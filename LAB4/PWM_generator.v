==> flow/design.v <==
module PWM_generator(EN, CLK, D_C, OUT);
integer i = 0;
input CLK, EN;
input [3:0] D_C;
output reg OUT; 
initial begin
OUT <= 1'b0;
end
always @(posedge CLK)begin
	if(EN) begin
		if(D_C == 4'd15) OUT <= 1;
		else begin
			i <= (i == 15) ? 0 : i + 1;	
			OUT <= (i >= D_C) ? 0 : 1;
		end
	end
end
endmodule
Reports on PWM_generator:

What the tools print for PWM_generator, step after step.
Line numbers count from 1 in the design file above.
Operators: Yosys type, input widths -> output width; for muxes data width and select width s.
Cell names lack the library's common part.
The mark -- stands for no value.

* top: PWM_generator
* clock: CLK
* library: sky130hd
* corner: tt_025C_1v80

Word-level counts:

Yosys after proc, flatten, opt, wreduce and memory -nomap, before mapping. Enables and synchronous resets that opt folds into registers are not counted as muxes. Memory bits, and registers merged into a memory's read port (data or address), are not among the register bits. Print and check cells are not counted. Equal cells are merged and count once.

* $add $sub $neg: 1
* magnitude comparators: 1
* equality and inequality tests: 2
* muxes and demuxes: 1
* bitwise logic cells: 1
* reduce/logical cells: 1

Operators with widths (count)
* $add 32x2->32 const B: 1
* $ge 32x4->1: 1
* $eq 32x5->1 const B: 1
* $eq 4x4->1 const B: 1
* $reduce_and 2->1: 1
* $not 1->1: 1
* $mux 1: 1

* register bits after elaboration: 33
* bits of input ports: 6
* output and inout bits: 1
* word-level cells: 9

Logic depth:

Yosys ltp: most cells in a row. Word level: on the elaborated netlist, between registers, memories and ports. Mapped: between sequential cells and ports; inverters and the memories' decode and read muxes count.

* word-level depth: 3
* ABC_AREA: 1
* depth in mapped cells: 10
* gate-level depth less buffers: 10

Netlist:

The flow's flattened synthesis, as Yosys stat reports it; memories are mapped. The netlist is that of the ABC_AREA named above (0 if unset); the other value can give another one.
The area totals of this step are shown rounded.

Cells by type
* edfxtp_1: count 33, total area 990.95 um2
* nand2_1: count 82, total area 307.795 um2
* nor2_1: count 71, total area 266.506 um2
* xor2_1: count 25, total area 218.96 um2
* inv_1: count 36, total area 135.13 um2
* ha_1: count 5, total area 62.56 um2
* nand3_1: count 10, total area 50.048 um2
* nand4_1: count 4, total area 25.024 um2
* nand3b_1: count 3, total area 22.522 um2
* xnor2_1: count 1, total area 8.758 um2
* and2_1: count 1, total area 6.256 um2
* nor2_2: count 1, total area 6.256 um2
* a21oi_1: count 1, total area 5.005 um2

* standard cells after synthesis: 273
* cell area after synthesis: 2100 um2
* flip-flops: 33
* buffers: 0

Worst setup path after synthesis:

Source: OpenSTA report_checks on the synthesized netlist (no wires, ideal clock, input and output delay 20% of the period each), path of least setup slack; recovery checks are left aside. Register names are those of the netlist, which keeps one name where synthesis merged equal registers.

* path type: input to register
* from: input port D_C[2]
* to: register i[0]
* period: 2.21 ns
* input delay: 0.442 ns
* time at the first pin: 0.442 ns
* data arrival time: 1.340 ns
* setup slack: 0.478 ns
* delay of the path: 1.290 ns
* stages: 2
* buffers on the path: 0
* period reached after synthesis: 1.732 ns

"delay of the path" is the arrival time less input delay plus setup time.
"stages": output pins that drive a net of the path, with the launching flip-flop's if there is one; two outputs of one cell count as two.
"period reached after synthesis" is the clock period less the worst setup slack; recovery checks do not enter. This is arithmetic on one report: input and output delays are still those of the set period (20% each).
Between the ends stands the longest chain of elaborated cells between them, by number of cells; it is not shown to be the way that was timed. Of several equally long chains one is given.
A line is the first line of the expression or statement that the cell stems from. Yosys adds cells for indexed reads and writes and turns some case tables into memories.

* cells stage by stage: nand4_1 > and2_1
* length of the longest elaborated chain: 3

RTL lines, path post-synthesis
* start, declared: line 4 `input [3:0] D_C;`
* $eq 4x4->1: line 11 `if(D_C == 4'd15) OUT <= 1;`
* $not 1->1
* $reduce_and 2->1
* end, assigned: line 13 `i <= (i == 15) ? 0 : i + 1;`
* end, declared: line 2 `integer i = 0;`

Worst path after layout:

Path of least setup slack in the final report of run 1 (OpenROAD, finished layout, wires in). Where an end is a register, its clock arrival counts in the times.

* path type: register to register
* from: register i[0]
* to: register i[22]
* period: 2.67 ns
* time at the first pin: 0.29 ns
* data arrival time: 1.85 ns
* setup slack: 0.86 ns
* stages: 6
* buffers on the path: 0

Between the ends stands the longest chain of elaborated cells between them, by number of cells; it is not shown to be the way that was timed. Of several equally long chains one is given.

* cells stage by stage: edfxtp_1 > ha_1 > nand3_1 > nor2_1 > nand2_1 > xor2_1
* length of the longest elaborated chain: 1

RTL lines, path after layout
* start, declared: line 2 `integer i = 0;`
* start, assigned: line 13 `i <= (i == 15) ? 0 : i + 1;`
* $add 32x2->32: line 13
* end, assigned: line 13
* end, declared: line 2

==> results <==
2 stored runs of PWM_generator in the flow (synthesis by Yosys, layout by OpenROAD, sky130hd cells), in arbitrary order. Constraints: input delay and output delay 20% of the set period each, output load 0.01 pF.
"total power after layout" rests on the timing tool's default activity at the inputs, not on a simulated workload.
Results are given in rounded form.

### Run 1

==> flow/run.sh <==
#!/bin/bash
# the make line also repeats the synthesis and layout settings of config.mk as NAME=value (left out here)
make -C /OpenROAD-flow-scripts/flow DESIGN_CONFIG=/design/flow/config.mk WORK_HOME=/design/flow/orfs CLKGATE_MAP_FILE= finish
==> flow/config.mk <==
export PLATFORM = sky130hd
export DESIGN_NAME = PWM_generator
export DESIGN_NICKNAME = PWM_generator
export VERILOG_FILES = /design/flow/design.v
export SDC_FILE = /design/flow/constraint.sdc
export NUM_CORES = 4
export LEC_CHECK = 0
export ABC_AREA = 1
export CAP_MARGIN = 20
export CELL_PAD_IN_SITES_DETAIL_PLACEMENT = 1
export CORE_MARGIN = 10
export CORE_UTILIZATION = 31
export CTS_CLUSTER_DIAMETER = 212
export PLACE_DENSITY_LB_ADDON = 0.3
export SETUP_SLACK_MARGIN = -0.19
export SLEW_MARGIN = 40
export TNS_END_PERCENT = 15
==> flow/constraint.sdc <==
create_clock -name core_clock -period 2.67 [get_ports {CLK}]
set_input_delay 0.5340 -clock core_clock [delete_from_list [all_inputs] [get_ports {CLK}]]
set_output_delay 0.5340 -clock core_clock [all_outputs]
set_load 0.01 [all_outputs]

Results of run 1:
- Cell area after synthesis: 2100 um2
- Area inside the die boundary: 10000 um2
- Utilization in the final report: 36 %
- Setup slack of the critical path: 0.86 ns
- Worst hold slack in the final report: 0.59 ns
- Total power after layout: 1.2 mW

### Run 2

==> flow/run.sh <==
#!/bin/bash
# the make line also repeats the synthesis and layout settings of config.mk as NAME=value (left out here)
make -C /OpenROAD-flow-scripts/flow DESIGN_CONFIG=/design/flow/config.mk WORK_HOME=/design/flow/orfs CLKGATE_MAP_FILE= finish
==> flow/config.mk <==
export PLATFORM = sky130hd
export DESIGN_NAME = PWM_generator
export DESIGN_NICKNAME = PWM_generator
export VERILOG_FILES = /design/flow/design.v
export SDC_FILE = /design/flow/constraint.sdc
export NUM_CORES = 4
export LEC_CHECK = 0
export CAP_MARGIN = 20
export CORE_MARGIN = 2
export CORE_UTILIZATION = 40
export SETUP_SLACK_MARGIN = -0.06
export SLEW_MARGIN = 20
==> flow/constraint.sdc <==
create_clock -name core_clock -period 2.05 [get_ports {CLK}]
set_input_delay 0.4100 -clock core_clock [delete_from_list [all_inputs] [get_ports {CLK}]]
set_output_delay 0.4100 -clock core_clock [all_outputs]
set_load 0.01 [all_outputs]

Results of run 2:
- Cell area after synthesis: 1900 um2
- Area inside the die boundary: 5200 um2
- Utilization in the final report: 48 %
- Setup slack of the critical path: 0.25 ns
- Worst hold slack in the final report: 0.60 ns
- Total power after layout: 1.5 mW
